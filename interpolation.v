==> flow/design.v <==
module interpolation(
    input  wire Fg_CLK,
    input  wire RESETn,
    input  wire [2:0]  Mode,
    input  wire Enable,
    input  wire  [31:0] Out1,
    input  wire  [31:0] Out2,
    output wire  [11:0] InterpOut
);
reg Enable_delay;
reg [63:0] delta;
reg [31:0] r_N;
reg [31:0] rOutput;
reg [11:0] osc_out;
assign InterpOut = {~osc_out[11],osc_out[10:0]};
always @(*) begin
    if(~RESETn) r_N <= 32'd1;
    else begin
        case (Mode)
        3'd0 : r_N <= 32'd1;
        3'd1 : r_N <= 32'd53687091;
        3'd2 : r_N <= 32'd5368709; 
        3'd3 : r_N <= 32'd536871;
        3'd4 : r_N <= 32'd53687;
        default: r_N = 32'd1;
        endcase
    end
end
always @(*)begin  
        delta = $signed(Out2-Out1) * $signed(r_N);
    end
always @(posedge Fg_CLK or negedge RESETn)begin  
    if(~RESETn) Enable_delay <= 0;
    else Enable_delay <= Enable;     
end
always @(posedge Fg_CLK or negedge RESETn) begin  
    if(~RESETn) rOutput <= 0;
    else begin
        if(Enable_delay) begin
            rOutput <= Out2;
        end
        else begin
            rOutput <= $signed(rOutput) - delta[60:29];
        end
    end
end
always @(posedge Fg_CLK or negedge RESETn) begin  
    if(~RESETn) osc_out <= 12'd0;
    else  begin
        osc_out <= rOutput[29:18]; 
    end
end
endmodule
Tool chain data of interpolation
The steps from the RTL of interpolation to its reports follow in flow order.
Line numbers count from 1 in the design file above.
Cell names lack the library's common part.
{"block": "inputs", "top": "interpolation", "clk_port": "Fg_CLK", "cell_library": "sky130hd", "corner": "tt_025C_1v80"}

After elaboration
Counts by Yosys on the flattened word-level netlist (proc, flatten, opt, wreduce; memories kept). Register bits leave out memories and registers merged into their read ports (data or address); mux counts leave out enables and synchronous resets folded into registers. Print and check cells are left out. Cells with the same type and inputs are merged into one.
{"block": "op_classes", "n_addsub": 2, "multipliers": 1, "eq_ne": 4, "n_mux": 3, "logic": 1}
{"block": "ops", "operator": "multiplier 32 x 27 -> 59 bit", "count": 1}
{"block": "ops", "operator": "parallel mux 26 bit (select 4 bit)", "count": 1}
{"block": "ops", "operator": "subtractor 32 bit", "count": 2}
{"block": "ops", "operator": "2-to-1 mux 32 bit", "count": 1}
{"block": "ops", "operator": "2-to-1 mux 26 bit", "count": 1}
{"block": "ops", "operator": "== test 3 x 2 -> 1 bit with constant B", "count": 2}
{"block": "ops", "operator": "== test 3 x 1 -> 1 bit with constant B", "count": 1}
{"block": "ops", "operator": "== test 3 bit with constant B", "count": 1}
{"block": "ops", "operator": "inverter 1 bit", "count": 1}
{"block": "word_totals", "reg_bits": 45, "inputBits": 70, "output_inout_bits": 12}

Longest topological paths
Yosys ltp: most cells in a row. Word level: on the elaborated netlist, between registers, memories and ports. Mapped: between sequential cells and ports; inverters and the memories' decode and read muxes count.
{"block": "depth", "depth_word": 6, "ABC_AREA": 0, "mapped_depth": 47, "mapped_depth_nobuf": 47}

Netlist
The flow's flattened synthesis, as Yosys stat reports it; memories are mapped. The netlist is that of the ABC_AREA named above (0 if unset); the other value can give another one.
{"block": "by_type", "cell": "fa_1", "count": 680, "area_total_um2": 1.36E+04}
{"block": "by_type", "cell": "ha_1", "count": 373, "area_total_um2": 4.67E+03}
{"block": "by_type", "cell": "inv_1", "count": 943, "area_total_um2": 3.54E+03}
{"block": "by_type", "cell": "nor2_1", "count": 306, "area_total_um2": 1.15E+03}
{"block": "by_type", "cell": "dfrtp_1", "count": 43, "area_total_um2": 1.08E+03}
{"block": "by_type", "cell": "nand2_1", "count": 174, "area_total_um2": 653.126}
{"block": "by_type", "cell": "a21oi_1", "count": 98, "area_total_um2": 490.47}
{"block": "by_type", "cell": "xnor2_1", "count": 54, "area_total_um2": 472.954}
{"block": "by_type", "cell": "o21ai_0", "count": 80, "area_total_um2": 400.384}
{"block": "by_type", "cell": "xor2_1", "count": 30, "area_total_um2": 262.752}
{"block": "by_type", "cell": "a21o_1", "count": 31, "area_total_um2": 232.723}
{"block": "by_type", "cell": "clkbuf_1", "count": 58, "area_total_um2": 217.709}
{"block": "by_type", "cell": "o21a_1", "count": 18, "area_total_um2": 135.13}
{"block": "by_type", "cell": "a211oi_1", "count": 17, "area_total_um2": 127.622}
{"block": "by_type", "cell": "nor2b_1", "count": 19, "area_total_um2": 118.864}
{"block": "by_type", "cell": "o21bai_1", "count": 15, "area_total_um2": 112.608}
{"block": "by_type", "cell": "nand3_1", "count": 22, "area_total_um2": 110.106}
{"block": "by_type", "cell": "o31ai_1", "count": 13, "area_total_um2": 97.594}
Other cell types: 58; their cells: 208.
{"block": "synth_totals", "stdcells": 3182, "synth_area_um2": 29066.6, "flip_flops": 43, "buf_cells": 73}

Path before layout
Path of least setup slack by OpenSTA after synthesis, without wires, with an ideal clock, recovery checks aside; 20% of the period is set as input and as output delay. Where synthesis merged equal registers, the netlist keeps one of their names.
{"block": "synth_path", "path_type": "input to register", "from": "input port Out2[0]", "to": "register rOutput[29]", "tclk_ns": 19.0, "input_delay_ns": 3.800, "t_first_pin_ns": 3.800, "t_arrival_ns": 14.030, "required_ns": 18.875, "path_slack_ns": 4.845, "path_delay_ns": 10.355, "driving_pins": 46, "path_buffers": 0, "synth_period_reached_ns": 14.155}
"path_delay_ns" = arrival - input delay + setup time.
"driving_pins" counts driving pins, that of a launching flip-flop among them; a cell with two outputs on the path counts twice.
"synth_period_reached_ns" is the clock period less the worst setup slack; recovery checks do not enter. This is arithmetic on one report: input and output delays are still those of the set period (20% each).
The rows between start and end are the longest chain of elaborated cells between them; the timing report does not say that the signal goes this way. Where chains are equally long, one stands for them.
A line is the first line of the expression or statement that the cell stems from. Yosys adds cells for indexed reads and writes and turns some case tables into memories.
At most two assigning lines are given for a register; there are more.
{"block": "synth_via", "cell_sequence": "inv_1 > ha_1 > inv_1 > fa_1 > a21o_1 > a21oi_1 > o21ai_0 > a21o_1 > a21boi_0 > o21ai_0 > a21oi_1 > xor2_1 > inv_1 > nand2_1 > fa_1 > fa_1 > inv_1 > fa_1 > [... 10 more ...] > nor2_1 > a221oi_1 > inv_1 > or2_2 > a21oi_1 > o21ai_0 > a21oi_1 > xor2_1 > ha_1 > and4_1 > and3_1 > nand4_1 > o211ai_2 > a311oi_2 > o21ai_1 > a311oi_1 > xnor3_1 > mux2_2", "elab_chain_len": 4}
{"block": "synth_rtl", "item": "from (decl)", "line": 7, "rtl": "input  wire  [31:0] Out2,"}
{"block": "synth_rtl", "item": "subtractor 32 bit", "line": 30, "rtl": "delta = $signed(Out2-Out1) * $signed(r_N);"}
{"block": "synth_rtl", "item": "multiplier 32 x 27 -> 59 bit", "line": 30}
{"block": "synth_rtl", "item": "subtractor 32 bit", "line": 43, "rtl": "rOutput <= $signed(rOutput) - delta[60:29];"}
{"block": "synth_rtl", "item": "2-to-1 mux 32 bit", "line": 39, "rtl": "if(Enable_delay) begin"}
{"block": "synth_rtl", "item": "to (assign)", "line": 40, "rtl": "rOutput <= Out2;"}
{"block": "synth_rtl", "item": "to (assign)", "line": 43}
{"block": "synth_rtl", "item": "to (decl)", "line": 13, "rtl": "reg [31:0] rOutput;"}

Path in the finished layout
From the final timing report of stored run 1: the path of least setup slack in the routed layout; clock arrival at registers is part of the times.
{"block": "layout_path", "path_type": "input to register", "from": "input port Out1[1]", "to": "register rOutput[29]", "tclk_ns": 14.0, "input_delay_ns": 2.80, "t_first_pin_ns": 2.80, "t_arrival_ns": 13.73, "required_ns": 14.19, "path_slack_ns": 0.47, "driving_pins": 46, "path_buffers": 4}
The rows between start and end are the longest chain of elaborated cells between them; the timing report does not say that the signal goes this way. Where chains are equally long, one stands for them.
At most two assigning lines are given for a register; there are more.
{"block": "layout_via", "cell_sequence": "clkdlybuf4s50_1 > inv_1 > ha_1 > nor2b_1 > o31a_1 > o311ai_4 > a31oi_4 > a211o_1 > a21oi_4 > o21ai_1 > buf_4 > a211oi_4 > buf_12 > buf_4 > inv_2 > nand2_1 > fa_1 > fa_1 > [... 10 more ...] > nor2_1 > nand2_1 > o32a_1 > a31oi_2 > o21a_1 > nor2_1 > o21bai_1 > xnor2_1 > ha_1 > and4_1 > and3_1 > nand4_1 > o211ai_2 > a311oi_2 > o21ai_1 > a311oi_2 > xnor3_1 > mux2_2", "elab_chain_len": 4}
{"block": "layout_rtl", "item": "from (decl)", "line": 6, "rtl": "input  wire  [31:0] Out1,"}
{"block": "layout_rtl", "item": "subtractor 32 bit", "line": 30, "rtl": "delta = $signed(Out2-Out1) * $signed(r_N);"}
{"block": "layout_rtl", "item": "multiplier 32 x 27 -> 59 bit", "line": 30}
{"block": "layout_rtl", "item": "subtractor 32 bit", "line": 43, "rtl": "rOutput <= $signed(rOutput) - delta[60:29];"}
{"block": "layout_rtl", "item": "2-to-1 mux 32 bit", "line": 39, "rtl": "if(Enable_delay) begin"}
{"block": "layout_rtl", "item": "to (assign)", "line": 40, "rtl": "rOutput <= Out2;"}
{"block": "layout_rtl", "item": "to (assign)", "line": 43}
{"block": "layout_rtl", "item": "to (decl)", "line": 13, "rtl": "reg [31:0] rOutput;"}

# Flow runs of interpolation

Record of 2 stored runs of the RTL-to-layout flow on interpolation, platform sky130hd. The runs are unordered. Constraints: input delay and output delay 20% of the set period each, output load 0.01 pF.
"clock_period_reached_ns" is the run's clock period less its worst setup slack. It is reckoned from that one timing run; input and output delays stay at 20% of the period that was set.
"worst_path_allowed_less_slack_ns" means the part of the period allowed to the worst setup path (the constraints hold back 20% at inputs and 20% at outputs) less its slack; where the path has registers, the arrival times of their clocks count too.

{"run": "stored run 1", "settings": { "period_ns": 14.0, "CAP_MARGIN": 20, "CORE_MARGIN": 2, "CORE_UTILIZATION": 40, "SLEW_MARGIN": 20 }, "results": { "synth_chip_area_um2": 29066.6, "final_setup_ws_ns": 0.469, "post_route_stdcell_area_um2": 33553.4, "clock_period_reached_ns": 13.531, "total_die_area_um2": 74837.8, "worst_path_allowed_less_slack_ns": 10.73, "path_kind": "input to register", "holdWs_ns": 0.391 }}
{"run": "stored run 2", "settings": { "period_ns": 11.6, "CORE_UTILIZATION": 16, "PLACE_DENSITY_LB_ADDON": 0.16, "CORE_ASPECT_RATIO": 0.61, "GPL_TIMING_DRIVEN": 1, "CTS_CLUSTER_DIAMETER": 386, "CAP_MARGIN": 15, "CORE_MARGIN": 2, "SLEW_MARGIN": 20 }, "results": { "final_setup_ws_ns": -0.988, "clock_period_reached_ns": 12.588, "synth_chip_area_um2": 29066.6, "worst_path_allowed_less_slack_ns": 10.27, "path_kind": "input to register", "total_die_area_um2": 185197.0, "holdWs_ns": 0.388, "post_route_stdcell_area_um2": 42006.5 }}
