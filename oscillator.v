==> flow/design.v <==
module oscillator(
    input wire Fg_CLK,
    input wire RESETn,
    input wire Enable,
    input wire Ready,
    input wire [2:0] mode,
    input wire  [31:0]  sinx,  
    input wire  [31:0]  cos2x,  
    input wire  FreqChng,
    output wire [31:0]  Out1,
    output wire [31:0]  Out2
);
reg [31:0]  r_out1;
reg [31:0]  r_out2;
reg [31:0]  r_a;  
reg [63:0]  r_c;
reg [31:0]  r_out1_a;
reg [31:0]  r_out;
reg update_wait;
reg update;
reg zero_cross;
reg [31:0]sine;
reg dir;
assign Out1 = r_out1;
assign Out2 = r_out2;
always @(*)begin
    r_out <= r_out1_a - r_out2;
end
always @(*)begin
    r_c <= $signed(r_a) * $signed(r_out1);
    r_out1_a <= r_c[60:29];
end
always @(posedge Fg_CLK or negedge RESETn) begin
    if(~RESETn) r_a <= 0;
    else if (Ready || update) r_a <= cos2x;  
end
always @(posedge Fg_CLK or negedge RESETn) begin
    if(~RESETn) r_out1 <= 0;
    else if (Ready || update)  r_out1 <= sine;  
    else if (Enable) r_out1 <= r_out;  
end
always @(posedge Fg_CLK or negedge RESETn) begin
    if(~RESETn) r_out2 <= 0;
    else if (Ready || update)  r_out2 <= 32'h000000AB;  
    else if (Enable) r_out2 <= r_out1;
end
always @(posedge Fg_CLK or negedge RESETn) begin
    if(~RESETn) update_wait <= 0;
    else begin
        if(FreqChng == 1) update_wait <= 1;  
        else if (update == 1) update_wait <= 0;
    end
end
always@(*) begin
    if (((mode != 4) && (r_out1[31:22] == 10'h000 | r_out1[31:22] == 10'h3FF)) || ((mode == 4)&&((r_out1[31:23] == 9'h000)|(r_out1[31:23] == 9'h1FF)))) 
            zero_cross = 1;
    else zero_cross = 0;
end
always@(*) begin
    if(r_out2[31] == 1) dir = 1;
    else dir = 0;
end
always @(*) begin
    if(zero_cross && update_wait && Enable) update = 1;
    else update = 0;
end
always @(*) begin
    sine = (dir == 1) ? sinx : ~sinx + 1;
end
endmodule
== Tool chain data of oscillator ==
Tool output for the design above, in the order of the flow.
Lines are those of the file above, counted from 1.
Library cell names are shortened.
Not given: --

* Top module: oscillator
* Clock port: Fg_CLK
* Library: sky130hd
* Library corner: tt_025C_1v80

== Elaborated design ==
Counts by Yosys on the flattened word-level netlist (proc, flatten, opt, wreduce; memories kept). Register bits leave out memories and registers merged into their read ports (data or address). Print and check cells are left out. Cells with the same type and inputs are merged into one.

* Latch bits: 0
* Bits of input ports: 72
* Memory cells: 0
* RAM bits: 0
* Output and inout port bits: 64
* Word width x clocked read ports: 0
* Memory bits (read-only): 0
* Word-level cells: 34
* Register bits after elaboration: 97

* Add/subtract/negate cells: 2
* Equal/unequal tests: 4
* Bitwise logic cells: 3
* Order comparisons: 0
* Reduce/logical cells: 10
* $mul: 1
* Muxes and demuxes: 10
* Shift-type cells: 0
* Div/mod/pow operators: 0

{| class="wikitable"
|+ Operators with widths
! operator !! count
|-
| 32-bit by 32-bit multiplier with 61-bit output || 1
|-
| 32-bit two-way mux || 5
|-
| 32-bit by 1-bit adder with 32-bit output with constant B || 1
|-
| 32-bit subtractor || 1
|-
| 32-bit NOT || 1
|-
| 10-bit == test with constant B || 1
|-
| 10-bit logical NOT || 1
|-
| 9-bit == test with constant B || 1
|-
| 9-bit logical NOT || 1
|-
| 1-bit two-way mux || 5
|-
| 1-bit logical AND || 4
|-
| 2-bit nonzero test || 2
|-
| 3-bit == test with constant B || 1
|-
| 3-bit != test with constant B || 1
|-
| 1-bit OR || 2
|-
| 1-bit logical OR || 2
|}

== Longest topological paths ==
Longest topological path by Yosys (ltp), each cell counted once; first at word level (registers and memories cut), then after technology mapping (sequential cells cut; the memories' decode and read muxes count).

* Depth in word-level cells: 10
* ABC_AREA: 0
* Gate-level depth with buffers: 40
* Gate-level depth less buffers: 39

== Mapped cells and area ==
The flow's flattened synthesis, as Yosys stat reports it; memories are mapped. The netlist is that of the ABC_AREA named above (0 if unset); the other value can give another one.
The area totals of this step are shown rounded.

* Mapped area: 40300 µm²
* Buffers: 235
* Flip-flop cells: 97
* Sequential part of the area: 2430 µm²
* Cell count: 4320

{| class="wikitable"
|+ Cells by type
! cell type !! count !! total area (µm²)
|-
| fa_1 || 1050 || 2.1E+04
|-
| inv_1 || 962 || 3.61E+03
|-
| and2_1 || 562 || 3.52E+03
|-
| ha_1 || 208 || 2.6E+03
|-
| dfrtp_1 || 97 || 2.43E+03
|-
| nand2_1 || 564 || 2117.03
|-
| clkbuf_1 || 229 || 859.574
|-
| xnor2_1 || 70 || 613.088
|-
| a21oi_1 || 100 || 500.48
|-
| nor2_1 || 118 || 442.925
|-
| xor2_1 || 39 || 341.578
|-
| mux2i_1 || 30 || 300.288
|-
| a21o_1 || 30 || 225.216
|-
| o21ai_0 || 28 || 140.134
|-
| nand2b_1 || 22 || 137.632
|-
| o211ai_1 || 13 || 97.594
|-
| nor3_1 || 18 || 90.086
|-
| o22ai_1 || 14 || 87.584
|}

Not listed: further types 50, cells in them 166.

== Timing after synthesis ==
OpenSTA on the mapped netlist: ideal clock, no wires. The path of least setup slack (recovery checks aside). Input and output delay are each 20% of the period. Register names are those of the netlist, which keeps one name where synthesis merged equal registers.

* Path kind: register to register
* From: register r_out1[23]
* To: register r_out1[24]
* Path buffers: 2
* Path delay: 9230 ps
* Period: 14900 ps
* Arrival: 9108 ps
* Launch time at the first pin: 0 ps
* Path slack: 5671 ps
* Driving pins on the path: 35
* Library setup time: 122 ps
* Required time: 14778 ps
* Synthesis period reached: 9229 ps

"path delay" is the arrival time less input delay plus setup time.
"driving pins on the path" counts driving pins, that of a launching flip-flop among them; a cell with two outputs on the path counts twice.
"synthesis period reached" = period - worst setup slack (recovery checks aside). The figure is calculated, with input and output delays left at 20% of the set period.
Between the ends stands the longest chain of elaborated cells between them, by number of cells; it is not shown to be the way that was timed. Of several equally long chains one is given.
A line is the first line of the expression or statement that the cell stems from. Yosys adds cells for indexed reads and writes and turns some case tables into memories.
A register here has more assigning lines than the two given.

* Cells stage by stage: dfrtp_1 -> clkbuf_1 -> clkbuf_1 -> nand2_1 -> fa_1 -> inv_1 -> fa_1 -> inv_1 -> fa_1 -> inv_1 -> fa_1 -> fa_1 -> fa_1 -> fa_1 -> fa_1 -> ha_1 -> nand2_1 -> nor2_1 -> a211oi_1 -> nand4_1 -> o2111a_1 -> nor3b_1 -> o21ai_1 -> nor2_2 -> o21ai_1 -> a211o_1 -> and3b_1 -> ha_1 -> a21o_1 -> a221oi_1 -> a21boi_1 -> o21a_1 -> o21a_1 -> or4_1 -> a32o_1
* Length of the longest elaborated chain: 10
* Elaborated cells on any way between the ends: 19
* Those cells by class: add/sub (1); mul (1); eq/ne (2); mux (4); logic (2); reduce/logical (9)

{| class="wikitable"
|+ RTL lines, path post-synthesis
! item !! RTL line !! text
|-
| start, declared || 13 || <nowiki>reg [31:0]  r_out1;</nowiki>
|-
| start, assigned || 39 || <nowiki>else if (Ready || update)  r_out1 <= sine;</nowiki>
|-
| start, assigned || 40 || <nowiki>else if (Enable) r_out1 <= r_out;</nowiki>
|-
| 10-bit logical NOT || 55 || <nowiki>if (((mode != 4) && (r_out1[31:22] == 10'h000 | r_out1[31:22] == 10'h3FF)) || ((mode == 4)&&((r_out1[31:23] == ...</nowiki>
|-
| 1-bit OR || 55 ||
|-
| 1-bit logical AND || 55 ||
|-
| 1-bit logical OR || 55 ||
|-
| 1-bit two-way mux || 55 ||
|-
| 1-bit logical AND x2 || 64 || <nowiki>if(zero_cross && update_wait && Enable) update = 1;</nowiki>
|-
| 1-bit two-way mux || 64 ||
|-
| 1-bit logical OR || 39 ||
|-
| 32-bit two-way mux || 39 ||
|-
| end, assigned || 39 ||
|-
| end, assigned || 40 ||
|-
| end, declared || 13 ||
|}

== Timing after layout ==
From the final timing report of run 1: the path of least setup slack in the routed layout; clock arrival at registers is part of the times.
The path's times are printed in steps of 10 ps; the period is the one set.

* Path kind: register to register
* From: register r_out1[21]
* To: register r_out1[31]
* Arrival: 11940 ps
* Path buffers: 1
* Path slack: 3680 ps
* Driving pins on the path: 36
* Required time: 15630 ps
* Launch time at the first pin: 450 ps
* Period: 15300 ps
* Library setup time: 120 ps

Between the ends stands the longest chain of elaborated cells between them, by number of cells; it is not shown to be the way that was timed. Of several equally long chains one is given.
A register here has more assigning lines than the two given.

* Cells stage by stage: dfrtp_1 -> buf_4 -> and2_1 -> fa_1 -> inv_1 -> fa_1 -> inv_1 -> fa_1 -> fa_1 -> fa_1 -> fa_1 -> fa_1 -> fa_1 -> ha_1 -> a21oi_1 -> nor2_1 -> a211oi_1 -> nand4_1 -> o2111a_1 -> nor3b_1 -> o21ai_1 -> nor2_2 -> o21ai_1 -> a211o_1 -> and3b_1 -> ha_1 -> a21o_1 -> a21oi_1 -> o211ai_1 -> a2111oi_2 -> o21ai_1 -> nand2_1 -> a32oi_1 -> xnor2_1 -> xnor2_1 -> a21oi_1
* Length of the longest elaborated chain: 4
* Elaborated cells on any way between the ends: 4
* Source lines of those cells: 4
* Those cells by class: add/sub (1); mul (1); mux (2)

{| class="wikitable"
|+ RTL lines, path post-layout
! item !! RTL line !! text
|-
| start, declared || 13 || <nowiki>reg [31:0]  r_out1;</nowiki>
|-
| start, assigned || 39 || <nowiki>else if (Ready || update)  r_out1 <= sine;</nowiki>
|-
| start, assigned || 40 || <nowiki>else if (Enable) r_out1 <= r_out;</nowiki>
|-
| 32-bit by 32-bit multiplier with 61-bit output || 30 || <nowiki>r_c <= $signed(r_a) * $signed(r_out1);</nowiki>
|-
| 32-bit subtractor || 27 || <nowiki>r_out <= r_out1_a - r_out2;</nowiki>
|-
| 32-bit two-way mux || 40 ||
|-
| 32-bit two-way mux || 39 ||
|-
| end, assigned || 39 ||
|-
| end, assigned || 40 ||
|-
| end, declared || 13 ||
|}

FLOW RESULTS
============

Settings and measured results of 2 stored flow runs for module oscillator (sky130hd), not sorted in any way. The constraints put input and output delay at 20% of the set period each and load the outputs with 0.01 pF.
"achieved clock period": clock period set for the run, less the worst setup slack. It is reckoned from that one timing run; input and output delays stay at 20% of the period that was set.
"time used up by the worst setup path": the worst setup path's part of the clock period (all of it between registers, 20% less for each end at a port) less its slack. A launch clock that arrives late makes it longer, a capture clock that arrives late makes it shorter.
"time used up by the worst setup path" is known to 10 ps.
The measured numbers are rounded.

=== Run 1 ===
{| class="wikitable"
! Setting !! Value
|-
| period_ns || 15.3
|-
| CORE_UTILIZATION || 21
|-
| SETUP_SLACK_MARGIN || -0.82
|-
| PLACE_DENSITY || 0.44
|-
| CORE_MARGIN || 6
|-
| CELL_PAD_IN_SITES_DETAIL_PLACEMENT || 1
|-
| MIN_ROUTING_LAYER || met2
|-
| CAP_MARGIN || 20
|-
| SLEW_MARGIN || 20
|-
! Result !! Value
|-
| Utilization in the final report || 23.6 %
|-
| Netlist area reported by Yosys || 40300 µm²
|-
| Standard-cell area after routing || 44900 µm²
|-
| Summed negative setup slack || 0 ps
|-
| Achieved clock period || 11616 ps
|-
| Worst slack on setup checks || 3680 ps
|-
| Time used up by the worst setup path || 11620 ps
|-
| Kind of the worst setup path || register to register
|-
| Worst hold slack after layout || 472 ps
|-
| Area of the die || 203000 µm²
|}

=== Run 2 ===
{| class="wikitable"
! Setting !! Value
|-
| period_ns || 11.9
|-
| CORE_UTILIZATION || 16
|-
| PLACE_DENSITY_LB_ADDON || 0.21
|-
| GPL_ROUTABILITY_DRIVEN || 0
|-
| CTS_CLUSTER_SIZE || 38
|-
| CTS_CLUSTER_DIAMETER || 297
|-
| CAP_MARGIN || 20
|-
| MAX_ROUTING_LAYER || met5
|-
| CORE_MARGIN || 2
|-
| SLEW_MARGIN || 20
|-
! Result !! Value
|-
| Worst hold slack after layout || 489 ps
|-
| Summed negative setup slack || 0 ps
|-
| Area of the die || 256000 µm²
|-
| Utilization in the final report || 18.5 %
|-
| Worst slack on setup checks || 796 ps
|-
| Netlist area reported by Yosys || 40300 µm²
|-
| Time used up by the worst setup path || 11100 ps
|-
| Kind of the worst setup path || register to register
|-
| Achieved clock period || 11104 ps
|-
| Standard-cell area after routing || 46400 µm²
|}
