==> flow/design.v <==
module Rotary(
    input wire Fg_CLK,
    input wire RESETn,
    input wire Rot_A,
    input wire Rot_B,
    input wire Rot_C,
    input  wire [2:0] Mode,
    output wire [10:0] Address,
    output wire FreqChng,
    output reg [2:0] LedmodeRotary
);
    reg[2:0] FF_sys_A;
    reg[2:0] FF_sys_B;
    reg r_A_fall;
    reg r_B_fall;
    reg [1:0] r_C;
    reg [2:0] Modestep;
    reg [3:0] rCurrentState;
    reg [10:0] count;
    reg [6:0] step;
    reg [10:0] rAddress;
    reg rFreqChng;
    reg [22:0] rCntdelay;
    reg Delaysignal;
    reg [10:0] cool_cnt;
    parameter   idle = 4'd0,
                StCountUp = 4'd1,
                StCountDown = 4'd2,
                StCooldown = 4'd3;
    assign Address = rAddress;
    assign FreqChng = rFreqChng;
    always @(posedge Fg_CLK or negedge RESETn) begin
        if(~RESETn) begin
            FF_sys_A <= 3'b000;
            FF_sys_B <= 3'b000;
        end
        else begin
            FF_sys_A <= {FF_sys_A[1:0],Rot_A};
            FF_sys_B <= {FF_sys_B[1:0],Rot_B};
        end
    end
    always @(*) begin
        r_A_fall = (FF_sys_A[2] & ~FF_sys_A[1]) ? 1'd1:1'd0;
        r_B_fall = (FF_sys_B[2] & ~FF_sys_B[1]) ? 1'd1:1'd0;
    end
    always @(posedge Fg_CLK or negedge RESETn) begin  
        if(~RESETn) begin
            r_C <= 0;
            Modestep <= 3'd0;
        end
        else begin
            r_C <= Rot_C;
            if (r_C == 1'd1) begin  
                if(Modestep > 3'd1)
                    Modestep <= 3'd0;
                else Modestep <= Modestep+3'd1;
            end 
        end
    end
    always  @(posedge Fg_CLK or negedge RESETn) begin
        if(~RESETn) begin 
          step <= 7'd1;
          LedmodeRotary <= 3'b111;
        end
        else 
          case(Modestep)
            3'd0: begin 
              step <= 7'd1;
              LedmodeRotary <= 3'b110;  
              end
            3'd1: begin 
              step <= 7'd10;
              LedmodeRotary <= 3'b101; 
              end
            3'd2: begin 
              step <= 7'd100;
              LedmodeRotary <= 3'b011;
              end
            endcase
    end
always @(posedge Fg_CLK or negedge RESETn) begin
    if (~RESETn) begin
      rCurrentState  <= idle;
      count    <= 0;
      cool_cnt <= 0;
    end 
    else begin
      if ((Mode == 3'd4) & (count < 11'd800)) count <= 11'd800; 
        else  begin
            case (rCurrentState)
              idle: begin
                      if      (r_B_fall) rCurrentState <= 1; 
                      else if (r_A_fall) rCurrentState <= 2;
                    end
              StCountUp: begin  
                      if (r_A_fall) begin
                        rCurrentState <= StCooldown; 
                        count <= ($unsigned(count+step)>1799) ? 11'd1799 : count+step;
                      end
                      end  
              StCountDown: begin  
                      if (r_B_fall) begin
                        rCurrentState <= StCooldown; 
                        count <=  ((Mode  == 3'd4 ) & (count <= 800)) ? 11'd800 :               
                                  ($unsigned(count) <= $unsigned(step)) ? 11'd0 : count-step;  
                      end
                 end 
              StCooldown: begin  
                      if ((cool_cnt >= 256) & (FF_sys_A[2]==1) & (FF_sys_B[2]==1)) begin  
                          cool_cnt <= 0;                                                
                          rCurrentState <= idle;
                      end else begin 
                          cool_cnt <= (cool_cnt<256) ? cool_cnt+11'd1 : cool_cnt;
                      end
                 end 
            endcase
          end
      end
  end
    always@(posedge Fg_CLK or negedge RESETn) begin  
        if(~RESETn) begin
            rCntdelay <= 22'd0;
            Delaysignal <= 1'd0;
        end
        else begin
            if(rCntdelay == 22'd2400000) begin
                Delaysignal <= 1'd1;
                rCntdelay <= 22'd0;
            end
            else begin
                Delaysignal <= 1'd0;
                rCntdelay <= rCntdelay + 22'd1;
            end 
        end
    end 
    always@(posedge Fg_CLK or negedge RESETn) begin
        if(~RESETn) rAddress <= 11'd0;
        else 
            if(Delaysignal == 1'd1) rAddress <= count;
            else rAddress <= rAddress; 
    end
    always@(posedge Fg_CLK or negedge RESETn) begin
        if(~RESETn) rFreqChng <= 1'd0;
        else begin
            if((rAddress != count) && (Delaysignal == 1'd1))
                rFreqChng <= 1'd1;
            else rFreqChng <= 1'd0; 
        end
    end
endmodule
== From RTL to reports: Rotary ==
The steps from the RTL of Rotary to its reports follow in flow order.
Line numbers count from 1 in the design file above.
Operators carry their Yosys type and port widths (W data, S select, Z words).
Library cell names are shortened.
Not given: -
Set-up
  design top: Rotary
  clock input: Fg_CLK
  cell library: sky130hd
  library corner: tt_025C_1v80

== Word-level counts ==
Yosys after proc, flatten, opt, wreduce and memory -nomap, before mapping. Memory bits, and registers merged into a memory's read port (data or address), are not among the register bits. Print and check cells are not counted. Equal cells are merged and count once.
Operators by class
  bitwise logic cells: 9
  reductions and logical operators: 10
  magnitude comparators: 7
  add/sub/neg operators: 5
  multiplexer cells: 23
  equal/unequal tests: 14
Operators with widths (count)
  $mux W11: 8
  $add A23 B1 Y23 const B: 1
  $eq A23 B22 Y1 const B: 1
  $mux W23: 1
  $pmux W11 S2: 1
  $pmux W7 S3: 1
  $mux W4: 5
  $pmux W4 S4: 1
  $add A11 B1 Y11 const B: 1
  $le A11 B10 Y1 const B: 1
  $lt A11 B10 Y1 const B: 1
  $gt A11 B11 Y1 const B: 1
  $ne A11 B11 Y1: 1
  $add A11 B7 Y11: 1
  $sub A11 B7 Y11: 1
  $le A11 B7 Y1: 1
  $ge A11 B9 Y1 const B: 1
  $lt A11 B9 Y1 const B: 1
  $ne A3 B3 Y1 const B: 3
  $pmux W3 S3: 1
  $eq A4 B2 Y1 const B: 2
  $and A1 B1 Y1: 6
  $ne A2 B2 Y1 const B: 3
  $reduce_and A3 Y1: 2
  $reduce_bool A3 Y1: 2
  $reduce_and A6 Y1: 1
  $eq A4 B1 Y1 const B: 1
  $logic_not A4 Y1: 1
Other operator kinds: 12; their cells: 17.
Word-level totals
  output and inout port bits: 15
  register bits after elaboration: 82
  word-level cells: 81

== Longest topological paths ==
Longest topological path by Yosys (ltp), each cell counted once; first at word level (registers and memories cut), then after technology mapping (sequential cells cut; the memories' decode and read muxes count).
Depth
  depth in word-level cells: 6
  ABC_AREA: 0
  depth in mapped cells: 10
  gate-level depth less buffers: 10

== Synthesis result ==
Source: synth_stat.txt of the flow (Yosys; design flattened, memories mapped). It holds for the ABC_AREA given above (unset counts as 0); a run with the other value may have another netlist.
Totals and module areas in this step are rounded.
Mapped netlist
  cells in the netlist: 451
  flip-flops: 78
  area of sequential cells: 1960 µm²
  chip area (Yosys): 4500 µm²
Cell types
  dfrtp_1: count 73, total area 1.83E+03 µm²
  xnor2_1: count 35, total area 306.544 µm²
  ha_1: count 20, total area 250.24 µm²
  nor2_1: count 47, total area 176.419 µm²
  dfstp_2: count 5, total area 131.376 µm²
  mux2_2: count 11, total area 123.869 µm²
  xor2_1: count 14, total area 122.618 µm²
  a21oi_1: count 23, total area 115.11 µm²
  nand2_1: count 28, total area 105.101 µm²
  inv_1: count 25, total area 93.84 µm²
  nand3_1: count 16, total area 80.077 µm²
  nand4_1: count 12, total area 75.072 µm²
  o21ai_0: count 15, total area 75.072 µm²
  nor2b_1: count 9, total area 56.304 µm²
  and3_1: count 7, total area 43.792 µm²
  fa_1: count 2, total area 40.038 µm²
  a21o_1: count 5, total area 37.536 µm²
  o211ai_1: count 5, total area 37.536 µm²
Other cell types: 52; their cells: 99.

== Path before layout ==
Source: OpenSTA report_checks on the synthesized netlist (no wires, ideal clock, input and output delay 20% of the period each), path of least setup slack; recovery checks are left aside. Register names are those of the netlist, which keeps one name where synthesis merged equal registers.
Timing path post-synthesis
  path type: flip-flop to flip-flop
  from: register step[0]
  to: register count[0]
  arrival: 2.362 ns
  setup slack: 0.561 ns
  path delay: 2.429 ns
  path buffers: 0
  clock period: 2.99 ns
  required time: 2.923 ns
  time at the first pin: 0.000 ns
  stages on the path: 11
  setup time: 0.067 ns
  period reached after synthesis: 2.429 ns
"path delay" is the arrival time less input delay plus setup time.
"stages on the path": output pins that drive a net of the path, with the launching flip-flop's if there is one; two outputs of one cell count as two.
"period reached after synthesis" is the clock period less the worst setup slack; recovery checks do not enter. This is arithmetic on one report: input and output delays are still those of the set period (20% each).
The rows between start and end are the longest chain of elaborated cells between them; the timing report does not say that the signal goes this way. Where chains are equally long, one stands for them.
Each line given opens the expression or statement behind the cell; cells for indexed reads and writes are added by Yosys, which also makes memories of some case tables.
A register here has more assigning lines than the two given.
Between the ends, post-synthesis
  cells stage by stage: dfstp_2 ha_1 inv_1 fa_1 o21bai_1 a21o_1 nor2_1 a311oi_1 and4bb_1 a211oi_4 a221o_1
  length of the longest elaborated chain: 6
  elaborated cells on any way between the ends: 11
  source lines of those cells: 7
  classes of those cells: add/sub (2); compare (2); mux (7)
Ends and longest elaborated chain, post-synthesis
  from (decl): RTL line 20  | reg [6:0] step;
  from (assign): RTL line 62  | step <= 7'd1;
  from (assign): RTL line 68  | step <= 7'd1;
  $add A11 B7 Y11: RTL line 98  | count <= ($unsigned(count+step)>1799) ? 11'd1799 : count+step;
  $gt A11 B11 Y1: RTL line 98
  $mux W11: RTL line 98
  $mux W11: RTL line 96  | if (r_A_fall) begin
  $pmux W11 S2: RTL line 90  | case (rCurrentState)
  $mux W11: RTL line 88  | if ((Mode == 3'd4) & (count < 11'd800)) count <= 11'd800;
  to (assign): RTL line 98
  to (assign): RTL line 104  | count <=  ((Mode  == 3'd4 ) & (count <= 800)) ? 11'd800 :
  to (decl): RTL line 19  | reg [10:0] count;

== Path in the finished layout ==
From the final timing report of stored run 1: the path of least setup slack in the routed layout; clock arrival at registers is part of the times.
Timing path post-layout
  path type: flip-flop to flip-flop
  from: register count[0]
  to: register count[0]
  setup time: 0.06 ns
  clock period: 4.07 ns
  path buffers: 0
  setup slack: 1.16 ns
  time at the first pin: 0.35 ns
  stages on the path: 10
  arrival: 3.21 ns
  required time: 4.37 ns
The rows between start and end are the longest chain of elaborated cells between them; the timing report does not say that the signal goes this way. Where chains are equally long, one stands for them.
A register here has more assigning lines than the two given.
Between the ends, post-layout
  cells stage by stage: dfrtp_1 ha_1 inv_1 fa_1 o21bai_1 o211ai_1 o311ai_1 nand2_1 a211oi_4 a221o_1
  length of the longest elaborated chain: 6
  elaborated cells on any way between the ends: 19
  source lines of those cells: 7
  classes of those cells: add/sub (2); compare (4); eq/ne (2); mux (7); logic (2); reduce/logical (2)
Ends and longest elaborated chain, post-layout
  from (decl): RTL line 19  | reg [10:0] count;
  from (assign): RTL line 98  | count <= ($unsigned(count+step)>1799) ? 11'd1799 : count+step;
  from (assign): RTL line 104  | count <=  ((Mode  == 3'd4 ) & (count <= 800)) ? 11'd800 :
  $add A11 B7 Y11: RTL line 98
  $gt A11 B11 Y1: RTL line 98
  $mux W11: RTL line 98
  $mux W11: RTL line 96  | if (r_A_fall) begin
  $pmux W11 S2: RTL line 90  | case (rCurrentState)
  $mux W11: RTL line 88  | if ((Mode == 3'd4) & (count < 11'd800)) count <= 11'd800;
  to (assign): RTL line 98
  to (assign): RTL line 104
  to (decl): RTL line 19

Design Rotary on sky130hd. What follows are 2 stored runs of the flow, each under its own settings; their order means nothing. The constraints put input and output delay at 20% of the set period each and load the outputs with 0.01 pF.
"clock period achieved": clock period set for the run, less the worst setup slack. It is reckoned from that one timing run; input and output delays stay at 20% of the period that was set.
"time of the worst setup path" = time allowed to the worst setup path (clock period - input delay - output delay, where it has them) - its slack; a late launch clock adds to it, a late capture clock takes from it.
By "total power after layout" is meant OpenSTA's value without simulated activity: inputs other than the clock are taken to toggle once in ten clock periods, and the tool carries that through the logic.
Results are given in rounded form.

==> stored run 1: settings <==
{ "period_ns": 4.07, "CORE_UTILIZATION": 60, "PLACE_DENSITY_LB_ADDON": 0.2, "CAP_MARGIN": 25, "CORE_MARGIN": 2, "SLEW_MARGIN": 20 }
==> stored run 1: results <==
utilization after routing: 0.693
standard-cell area of the final layout: 5020 µm²
time of the worst setup path: 2.91 ns
critical path kind: flip-flop to flip-flop
area of the synthesized netlist: 4500 µm²
total power after layout: 2890 µW
clock period achieved: 2.908 ns
full die area: 8210 µm²
worst slack on setup checks: 1.16 ns

==> stored run 2: settings <==
{ "period_ns": 3.09, "CORE_UTILIZATION": 26, "PLACE_DENSITY_LB_ADDON": 0.1, "CORE_ASPECT_RATIO": 1.21, "CORE_MARGIN": 6, "CAP_MARGIN": 5, "MIN_ROUTING_LAYER": "met1", "SLEW_MARGIN": 20 }
==> stored run 2: results <==
utilization after routing: 0.315
standard-cell area of the final layout: 5320 µm²
time of the worst setup path: 2.87 ns
critical path kind: flip-flop to flip-flop
area of the synthesized netlist: 4500 µm²
total power after layout: 4280 µW
clock period achieved: 2.872 ns
full die area: 20600 µm²
worst slack on setup checks: 0.218 ns
